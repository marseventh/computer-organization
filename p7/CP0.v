==> flow/design.v <==
`timescale 1ns / 1ps
module CP0(
    input clk,
    input reset,
    input en,
    input [4:0] CP0Add,
    input [31:0] CP0In,
    input [31:0] VPC, 
    input BDIn,
    input [4:0] ExcCodeIn,
    input [5:0] HWInt,
    input EXLClr,
    output [31:0] CP0Out,
    output [31:0] EPCOut,
    output Req
    );
parameter SR=5'd12,Cause=5'd13,EPC=5'd14;
reg [31:0] CP[12:14];
wire [4:0] ExcCode;
assign ExcCode=(|HWInt)?5'd0:ExcCodeIn;
wire error;
assign error=(|ExcCodeIn) | (CP[SR][0] & (~CP[SR][1])  & ((CP[SR][15]&HWInt[5]) | (CP[SR][14]&HWInt[4]) | (CP[SR][13]&HWInt[3]) | (CP[SR][12]&HWInt[2]) | (CP[SR][11]&HWInt[1]) | (CP[SR][10]&HWInt[0])));
initial begin
CP[SR]<=0;
CP[Cause]<=0;
CP[EPC]<=0;
end
always @(posedge clk) begin
       if(reset) begin
		       CP[SR]<=0;
             CP[Cause]<=0;
             CP[EPC]<=0;
		 end
		 else begin
		       if(en & ~error) begin
		             CP[CP0Add]<=CP0In;
		       end
		       if(error) CP[SR][1]<=1;
				 if(EXLClr) CP[SR][1]<=0;
				 if(error) CP[Cause][31]<=BDIn;
				 CP[Cause][15:10]<=HWInt;
				 if(error) CP[Cause][6:2]<=ExcCode;
				 if(error) begin
				       if(BDIn) CP[EPC]<=VPC-4;
				       else CP[EPC]<=VPC;
				 end
		 end
end
assign CP0Out=CP[CP0Add];
assign EPCOut=CP[EPC];
assign Req=	error;	  
endmodule
Tool chain data of CP0. Tool output for the design above, in the order of the flow. Lines are those of the file above, counted from 1. Operators carry their Yosys type and port widths (W data, S select, Z words). Cell names lack the library's common part. Not given: --

Top: CP0. Clock port: clk. Library: sky130hd. Timing corner: tt_025C_1v80.

Word-level counts. Source: Yosys, flattened and elaborated, memories not mapped. Widths are those after wreduce; folded enables and synchronous resets count as part of the registers. Registers that Yosys merges into a memory's read port (data or address) are not register bits. Print and check cells do not count. Memory sizes are those after Yosys's memory passes, which may raise the word count (mostly to a power of two), join words into wider ones and drop unused or constant bits.

$add $sub $neg: 1. Under $mul stands 0. The figure for div/mod/pow operators is 0. The entry for $lt $le $gt $ge reads 0. Equality and inequality tests: 2. The entry for shift-type cells reads 0. Muxes and demuxes: 41. For bitwise gates (word level) the number is 39. The figure for reduce/logical cells is 2.

Operator list (number): $mux W32 (19); $sub A32 B3 Y32 const B (1); $mux W1 (17); $and A1 B1 Y1 (16); $or A1 B1 Y1 (13); $mux W5 (2); $eq A4 B4 Y1 const B (2); $mux W4 (2); $not A1 Y1 (7); $reduce_or A6 Y1 (1); $mux W6 (1); $reduce_or A5 Y1 (1); $and A1 B1 Y1 const B (3).

The figure for bits in registers is 0. Under latch bits stands 0. Bits in writable memories: 128. The figure for bits in read-only memories is 0. Memory cells: 1. Under output and inout port bits stands 65. For word-level cells the number is 86.

Memory list: CP (depth 4, width 32, RTL line 18) `reg [31:0] CP[12:14];`.

Logic depth. Yosys ltp: most cells in a row. Word level: on the elaborated netlist, between registers, memories and ports. Mapped: between sequential cells and ports; inverters and the memories' decode and read muxes count.

Word-level depth: 17. Under ABC_AREA stands 0. The figure for gate-level depth with buffers is 7.

Netlist. Yosys stat after the flow's synthesis: flattened, memories mapped to cells. It holds for the ABC_AREA given above (unset counts as 0); a run with the other value may have another netlist.

The entry for cells in the netlist reads 396. The figure for cell area after synthesis is 6213.5 um2. The entry for sequential part of the area reads 3783.6 um2. For flip-flop cells the number is 128. Under buffers stands 25.

Cells by type (number): edfxtp_1 (122); mux4_2 (32); and2_1 (52); a22o_1 (37); xor2_1 (17); dfxtp_1 (6); xnor2_1 (12); clkbuf_1 (15); nor3_1 (10); nor4_2 (4); nor2b_1 (7); and4bb_1 (3); nor4_1 (6); nor2_1 (9); buf_2 (6); a311oi_4 (1); nand2b_1 (4); nand3_1 (5).

Not listed: further types 28, cells in them 48.

Path before layout. Path of least setup slack by OpenSTA after synthesis, without wires, with an ideal clock, recovery checks aside; 20% of the period is set as input and as output delay. Where synthesis merged equal registers, the netlist keeps one of their names.

Path type: input to register. Start point: input CP0Add[0]. End point: memory (no name shown). Clock period: 8.1 ns. External input delay: 1.620 ns. Under setup time stands 0.470 ns. For launch time at the first pin the number is 1.620 ns. The figure for data arrival time is 4.819 ns. Under path slack stands 2.811 ns. Under delay of the path stands 3.669 ns. The entry for driving pins on the path reads 4. Path buffers: 2. Under synthesis period reached stands 5.289 ns.

"delay of the path" is the arrival time less input delay plus setup time. "driving pins on the path" counts driving pins, that of a launching flip-flop among them; a cell with two outputs on the path counts twice. "synthesis period reached" is the clock period less the worst setup slack; recovery checks do not enter. This is arithmetic on one report: input and output delays are still those of the set period (20% each).

Cell sequence: clkbuf_1 -> buf_2 -> nand2_1 -> nor4_1.

RTL lines, path post-synthesis: start: declaration (RTL line 6) `input [4:0] CP0Add,`.

No chain of elaborated cells between the ends is given.

Timing after layout. Path of least setup slack in the final report of run A (OpenROAD, finished layout, wires in). Where an end is a register, its clock arrival counts in the times.

Path type: input to output. Start point: input HWInt[1]. End point: output Req. Clock period: 2.92 ns. External input delay: 0.58 ns. Output delay: 0.58 ns. For launch time at the first pin the number is 0.58 ns. The figure for data arrival time is 2.31 ns. Under path slack stands 0.03 ns. The entry for driving pins on the path reads 6. Path buffers: 2.

Between the ends stands the longest chain of elaborated cells between them, by number of cells; it is not shown to be the way that was timed. Of several equally long chains one is given. Each line given opens the expression or statement behind the cell; cells for indexed reads and writes are added by Yosys, which also makes memories of some case tables.

Cell sequence: clkdlybuf4s50_1 -> a22oi_1 -> a311oi_4 -> nor2_1 -> inv_1 -> clkdlybuf4s50_1. The entry for cells in the longest elaborated chain reads 5.

RTL lines, path post-layout: start: declaration (RTL line 11) `input [5:0] HWInt,`; $and A1 B1 Y1 (RTL line 22) `assign error=(|ExcCodeIn) | (CP[SR][0] & (~CP[SR][1])  & ((CP[SR][15]&HWInt[5]) | (CP[SR][14]&HWInt[4]) | (CP[ ...`; $or A1 B1 Y1 x2 (RTL line 22); $and A1 B1 Y1 (RTL line 22); $or A1 B1 Y1 (RTL line 22); end: declaration (RTL line 15) `output Req`.

==> runs of CP0 <==
Settings and measured results of 2 stored flow runs for module CP0 (sky130hd), not sorted in any way. The constraints put input and output delay at 20% of the set period each and load the outputs with 0.01 pF. By "clock period achieved" is meant the clock period of the run minus its worst setup slack. This is arithmetic on one report: input and output delays are still those of the set period (20% each). "time of the worst setup path" = time allowed to the worst setup path (clock period - input delay - output delay, where it has them) - its slack; a late launch clock adds to it, a late capture clock takes from it. By "total design power" is meant OpenSTA's value without simulated activity: inputs other than the clock are taken to toggle once in ten clock periods, and the tool carries that through the logic.

Run A has these settings: period_ns 2.92; CORE_UTILIZATION 50; SETUP_SLACK_MARGIN -0.08; PLACE_DENSITY 0.62; ABC_AREA 0; CTS_CLUSTER_SIZE 28; CAP_MARGIN 10; SLEW_MARGIN 30; CORE_MARGIN 2. For the worst setup slack after layout the run shows 0.028 ns. The post-route worst hold slack is 0.779 ns. The sum of negative setup slack is 0.000 ns. The utilization in the final report comes to 72.4%. The measured time of the worst setup path is 1.72 ns. Class of the worst setup path: input to output. The std-cell area (final layout) is 8728.4 um2. The full die area is 13334.5 um2. The netlist area reported by Yosys stands at 6213.5 um2. The total design power reads 4.736 mW. The measured clock period achieved is 2.892 ns.

Run B has these settings: period_ns 4.65; CORE_UTILIZATION 61; SETUP_SLACK_MARGIN 0.77; CORE_ASPECT_RATIO 0.52; CELL_PAD_IN_SITES_GLOBAL_PLACEMENT 3; CELL_PAD_IN_SITES_DETAIL_PLACEMENT 2; TNS_END_PERCENT 45; ABC_AREA 1; GPL_ROUTABILITY_DRIVEN 0; CAP_MARGIN 15; SLEW_MARGIN 0; MAX_ROUTING_LAYER met4; CORE_MARGIN 2. Outcome: no results, placement failed with GPL-0301.
